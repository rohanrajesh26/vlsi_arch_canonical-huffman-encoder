==> flow/design.v <==
module frequency_generation_stage #(
    parameter SYMBOL_WIDTH = 5,     
    parameter FREQ_WIDTH = 32,      
    parameter NUM_CELLS = 16        
) (
    input  wire clk,
    input  wire reset,
    input  wire [SYMBOL_WIDTH-1:0] symbol_in,   
    input  wire valid_in,                       
    output wire ready_in,                       
    output wire [NUM_CELLS*FREQ_WIDTH-1:0] sorted_frequencies,   
    output wire [NUM_CELLS*SYMBOL_WIDTH-1:0] sorted_symbols,     
    output wire sorted_done                     
);
    stream_sorter_oets #(
        .SYMBOLS(NUM_CELLS),
        .FREQ_WIDTH(FREQ_WIDTH),
        .SYMBOL_WIDTH(SYMBOL_WIDTH)
    ) sorter_inst (
        .clk(clk),
        .reset(reset),
        .symbol_in(symbol_in),
        .valid_in(valid_in),
        .ready_in(ready_in),
        .sorted_frequencies_flat(sorted_frequencies),
        .sorted_symbol_flat(sorted_symbols),
        .sorted_done(sorted_done)
    );
endmodule
module stream_sorter_oets #(
    parameter SYMBOLS = 16,
    parameter FREQ_WIDTH = 32,
    parameter SYMBOL_WIDTH = 5
)(
    input wire clk,
    input wire reset,
    input wire [SYMBOL_WIDTH-1:0] symbol_in,
    input wire valid_in,
    output wire ready_in,
    output reg [SYMBOLS*FREQ_WIDTH-1:0] sorted_frequencies_flat,
    output reg [SYMBOLS*SYMBOL_WIDTH-1:0] sorted_symbol_flat,
    output reg sorted_done
);
    localparam PAIR_WIDTH = FREQ_WIDTH + SYMBOL_WIDTH;
    reg [PAIR_WIDTH-1:0] buffer [0:SYMBOLS-1];
    reg [PAIR_WIDTH-1:0] buffer_next [0:SYMBOLS-1];
    reg [PAIR_WIDTH-1:0] temp;
    reg [4:0] input_count;  
    reg [5:0] pass_count;   
    reg [5:0] idle_count;   
    integer i;
    assign ready_in = 1;
    function [SYMBOL_WIDTH-1:0] lower_bits;
        input [31:0] value;
        begin
            lower_bits = value & ((1 << SYMBOL_WIDTH) - 1);
        end
    endfunction
    always @* begin
        for (i = 0; i < SYMBOLS; i = i + 1)
            buffer_next[i] = buffer[i];
        if (valid_in) begin
            for (i = 0; i < SYMBOLS; i = i + 1) begin
                if (buffer_next[i][SYMBOL_WIDTH-1:0] == symbol_in)
                    buffer_next[i][PAIR_WIDTH-1:SYMBOL_WIDTH] = 
                        buffer_next[i][PAIR_WIDTH-1:SYMBOL_WIDTH] + 1;
            end
        end
        for (i = 0; i < SYMBOLS-1; i = i + 2) begin
            if (buffer_next[i][PAIR_WIDTH-1:SYMBOL_WIDTH] > buffer_next[i+1][PAIR_WIDTH-1:SYMBOL_WIDTH]) begin
                temp = buffer_next[i];
                buffer_next[i] = buffer_next[i+1];
                buffer_next[i+1] = temp;
            end
        end
        for (i = 1; i < SYMBOLS-1; i = i + 2) begin
            if (buffer_next[i][PAIR_WIDTH-1:SYMBOL_WIDTH] > buffer_next[i+1][PAIR_WIDTH-1:SYMBOL_WIDTH]) begin
                temp = buffer_next[i];
                buffer_next[i] = buffer_next[i+1];
                buffer_next[i+1] = temp;
            end
        end
    end
    always @(posedge clk or posedge reset) begin
        if (reset) begin
            for (i = 0; i < SYMBOLS; i = i + 1)
                buffer[i] <= { {FREQ_WIDTH{1'b0}}, lower_bits(i) };
            input_count <= 0;
            pass_count <= 0;
            idle_count <= 0;
            sorted_done <= 0;
        end else begin
            for (i = 0; i < SYMBOLS; i = i + 1)
                buffer[i] <= buffer_next[i];
            if (valid_in) begin
                input_count <= input_count + 1;
                idle_count <= 0;  
            end else begin
                idle_count <= idle_count + 1;  
            end
            pass_count <= pass_count + 1;
            if (idle_count >= SYMBOLS + 4 && input_count > 0) begin
                sorted_done <= 1;
            end
        end
    end
    always @* begin
        for (i = 0; i < SYMBOLS; i = i + 1) begin
            sorted_frequencies_flat[i*FREQ_WIDTH +: FREQ_WIDTH] = 
                buffer[i][PAIR_WIDTH-1:SYMBOL_WIDTH];
            sorted_symbol_flat[i*SYMBOL_WIDTH +: SYMBOL_WIDTH] = 
                buffer[i][SYMBOL_WIDTH-1:0];
        end
    end
endmodule
== Step by step through the tools: frequency_generation_stage ==
Tool output for the design above, in the order of the flow.
Line numbers count from 1 in the design file above.
Library cell names are shortened.
The mark -- stands for no value.
Design
  top module: frequency_generation_stage
  clock port: clk
  standard-cell library: sky130hd
  corner: tt_025C_1v80

== Word-level counts ==
Yosys after proc, flatten, opt, wreduce and memory -nomap, before mapping. Print and check cells are not counted. Equal cells are merged and count once.
Cells by class
  add/sub/neg operators: 18
  magnitude comparators: 17
  equality and inequality tests: 16
  multiplexer cells: 63
  reduce/logical cells: 1
Operators by type and width (count)
  2-to-1 mux 37 bit: 30
  2-to-1 mux 32 bit: 32
  adder 32 x 1 -> 32 bit (second input constant): 16
  greater-than comparator 32 bit: 15
  equality test 5 bit: 16
  adder 6 x 1 -> 6 bit (second input constant): 1
  greater-or-equal comparator 6 x 5 -> 1 bit (second input constant): 1
  2-to-1 mux 6 bit: 1
  adder 5 x 1 -> 5 bit (second input constant): 1
  greater-than comparator 5 x 1 -> 1 bit (second input constant): 1
  logical AND 1 bit: 1
Bit counts
  bits in registers: 604
  cells after elaboration: 136

== Depth ==
Depth = most cells in a row (Yosys ltp): at word level without a register or memory, in the mapped netlist without a sequential cell, where the memories' decode and read muxes count.
Depth
  depth in word-level cells: 7
  ABC_AREA: 0
  depth in mapped cells: 29

== After synthesis ==
Source: synth_stat.txt of the flow (Yosys; design flattened, memories mapped). It holds for the ABC_AREA given above (unset counts as 0); a run with the other value may have another netlist.
Totals and module areas in this step are rounded.
Cell types (count)
  dfrtp_1: 572
  mux2i_1: 664
  ha_1: 500
  mux2_2: 422
  xor2_1: 318
  xnor2_1: 267
  inv_1: 541
  nand4_1: 255
  nand3_1: 212
  nand2_1: 265
  dfstp_2: 32
  a21oi_1: 164
  and3_1: 88
  nor2_1: 144
  mux2_4: 33
  and4_1: 56
  nor3_1: 89
  a21o_1: 54
Other cell types: 45; their cells: 515.
Synthesis totals
  standard cells after synthesis: 5191
  chip area (Yosys): 50800 um2
  flip-flops: 604
  buffers: 165
The figures by module come from a second, unflattened synthesis with its own total; it is not the netlist above.
Second synthesis, totals
  cell total of the unflattened synthesis: 5285
  area total of the unflattened synthesis: 50800 um2
Each row is one instance without its submodules.
Modules
  stream_sorter_oets: times used 1, cells 5285, area 50800 um2
  frequency_generation_stage: times used 1, cells 0, area 0.0 um2

== Worst setup path after synthesis ==
OpenSTA on the mapped netlist: ideal clock, no wires. The path of least setup slack (recovery checks aside). Input and output delay are each 20% of the period. Register names are those of the netlist, which keeps one name where synthesis merged equal registers.
Path after synthesis
  kind: input port to flip-flop
  from: input symbol_in[4]
  to: register sorter_inst.buffer[13][0]
  period: 14700 ps
  input delay: 2940 ps
  setup time: 76 ps
  launch time at the first pin: 2940 ps
  arrival time: 8916 ps
  data required time: 14624 ps
  slack: 5707 ps
  delay of the path: 6052 ps
  driving pins on the path: 24
  path buffers: 5
  synthesis period reached: 8993 ps
"delay of the path" is the arrival time less input delay plus setup time.
"driving pins on the path" counts driving pins, that of a launching flip-flop among them; a cell with two outputs on the path counts twice.
"synthesis period reached" is the clock period less the worst setup slack; recovery checks do not enter. This is arithmetic on one report: input and output delays are still those of the set period (20% each).
Between the ends stands the longest chain of elaborated cells between them, by number of cells; it is not shown to be the way that was timed. Of several equally long chains one is given.
A line is the first line of the expression or statement that the cell stems from. Yosys adds cells for indexed reads and writes and turns some case tables into memories.
Between the ends, after synthesis
  cell sequence: buf_2 > buf_6 > xnor2_1 > nand4_1 > nor4_4 > nand4_1 > xor2_1 > inv_1 > ha_1 > nand4_1 > or3_1 > or4_1 > o22ai_1 > buf_2 > mux2_2 > ha_1 > nand4_1 > or2_2 > nor4_1 > a211oi_1 > a21oi_1 > buf_2 > buf_1 > mux2i_1
  cells in the longest elaborated chain: 7
  elaborated cells between the ends (all ways): 18
  source lines of those cells: 4
  those cells by class: compare (3); eq/ne (4); mux (11)
RTL lines, path after synthesis
  from (decl): RTL line 8  | input  wire [SYMBOL_WIDTH-1:0] symbol_in,
  equality test 5 bit: RTL line 64  | if (buffer_next[i][SYMBOL_WIDTH-1:0] == symbol_in)
  2-to-1 mux 32 bit: RTL line 64
  2-to-1 mux 32 bit: RTL line 62  | if (valid_in) begin
  greater-than comparator 32 bit: RTL line 70  | if (buffer_next[i][PAIR_WIDTH-1:SYMBOL_WIDTH] > buffer_next[i+1][PAIR_WIDTH-1:SYMBOL_WIDTH]) begin
  2-to-1 mux 37 bit: RTL line 70
  greater-than comparator 32 bit: RTL line 77  | if (buffer_next[i][PAIR_WIDTH-1:SYMBOL_WIDTH] > buffer_next[i+1][PAIR_WIDTH-1:SYMBOL_WIDTH]) begin
  2-to-1 mux 37 bit: RTL line 77
  to (assign): RTL line 87  | buffer[i] <= { {FREQ_WIDTH{1'b0}}, lower_bits(i) };
  to (assign): RTL line 94  | buffer[i] <= buffer_next[i];
  to (decl): RTL line 45  | reg [PAIR_WIDTH-1:0] buffer [0:SYMBOLS-1];

== Worst path after layout ==
Path of least setup slack in the final report of entry A (OpenROAD, finished layout, wires in). Where an end is a register, its clock arrival counts in the times.
The path's times are printed in steps of 10 ps; the period is the one set.
Path after layout
  kind: flip-flop to flip-flop
  from: register sorter_inst.buffer[2][15]
  to: register sorter_inst.buffer[2][34]
  period: 5980 ps
  setup time: 120 ps
  launch time at the first pin: 710 ps
  arrival time: 7660 ps
  data required time: 6580 ps
  slack: -1080 ps
  driving pins on the path: 26
  path buffers: 6
Between the ends stands the longest chain of elaborated cells between them, by number of cells; it is not shown to be the way that was timed. Of several equally long chains one is given.
Between the ends, after layout
  cell sequence: dfrtp_1 > nand4_1 > nor4_1 > nand4_1 > buf_4 > nor3_2 > xnor2_2 > inv_1 > ha_4 > nand4_1 > or3_4 > or4_4 > buf_4 > o22ai_4 > buf_12 > buf_16 > mux2_2 > ha_1 > nand4_1 > a2111o_1 > o211ai_1 > a211oi_2 > a21oi_4 > buf_6 > buf_12 > mux2i_2
  cells in the longest elaborated chain: 7
  elaborated cells between the ends (all ways): 7
  source lines of those cells: 5
  those cells by class: add/sub (1); compare (2); mux (4)
RTL lines, path after layout
  from (decl): RTL line 45  | reg [PAIR_WIDTH-1:0] buffer [0:SYMBOLS-1];
  from (assign): RTL line 87  | buffer[i] <= { {FREQ_WIDTH{1'b0}}, lower_bits(i) };
  from (assign): RTL line 94  | buffer[i] <= buffer_next[i];
  adder 32 x 1 -> 32 bit: RTL line 66  | buffer_next[i][PAIR_WIDTH-1:SYMBOL_WIDTH] + 1;
  2-to-1 mux 32 bit: RTL line 64  | if (buffer_next[i][SYMBOL_WIDTH-1:0] == symbol_in)
  2-to-1 mux 32 bit: RTL line 62  | if (valid_in) begin
  greater-than comparator 32 bit: RTL line 70  | if (buffer_next[i][PAIR_WIDTH-1:SYMBOL_WIDTH] > buffer_next[i+1][PAIR_WIDTH-1:SYMBOL_WIDTH]) begin
  2-to-1 mux 37 bit: RTL line 70
  greater-than comparator 32 bit: RTL line 77  | if (buffer_next[i][PAIR_WIDTH-1:SYMBOL_WIDTH] > buffer_next[i+1][PAIR_WIDTH-1:SYMBOL_WIDTH]) begin
  2-to-1 mux 37 bit: RTL line 77
  to (assign): RTL line 87
  to (assign): RTL line 94
  to (decl): RTL line 45

Memo
Re: implementation data of frequency_generation_stage

Settings and measured results of 2 stored flow runs for module frequency_generation_stage (sky130hd), not sorted in any way. The constraints put input and output delay at 20% of the set period each and load the outputs with 0.01 pF.
"achieved clock period" = clock period - worst setup slack. The figure is calculated, with input and output delays left at 20% of the set period.
Values from the reports are rounded here.
[entry A] settings: period_ns=5.98, CORE_UTILIZATION=24, SETUP_SLACK_MARGIN=-0.21, HOLD_SLACK_MARGIN=-0.04, CORE_ASPECT_RATIO=0.6, ABC_AREA=0, CTS_CLUSTER_SIZE=86, MAX_ROUTING_LAYER=met4, CAP_MARGIN=20, CORE_MARGIN=2, SLEW_MARGIN=20
[entry A] result: chip area after synthesis (Yosys) 50800 um2, die area 215000 um2, standard-cell area of the final layout 82600 um2, utilization 0.394, worst setup slack after layout -1080 ps, total negative slack -453000 ps, achieved clock period 7064 ps
[entry B] settings: period_ns=10.4, CORE_UTILIZATION=31, SETUP_SLACK_MARGIN=-0.84, PLACE_DENSITY=0.47, CORE_MARGIN=5, CELL_PAD_IN_SITES_GLOBAL_PLACEMENT=3, CTS_CLUSTER_SIZE=76, CTS_CLUSTER_DIAMETER=387, CAP_MARGIN=0, MAX_ROUTING_LAYER=met4, SLEW_MARGIN=20
[entry B] result: chip area after synthesis (Yosys) 50800 um2, die area 172000 um2, standard-cell area of the final layout 60500 um2, utilization 0.372, worst setup slack after layout 1260 ps, total negative slack 0 ps, achieved clock period 9143 ps
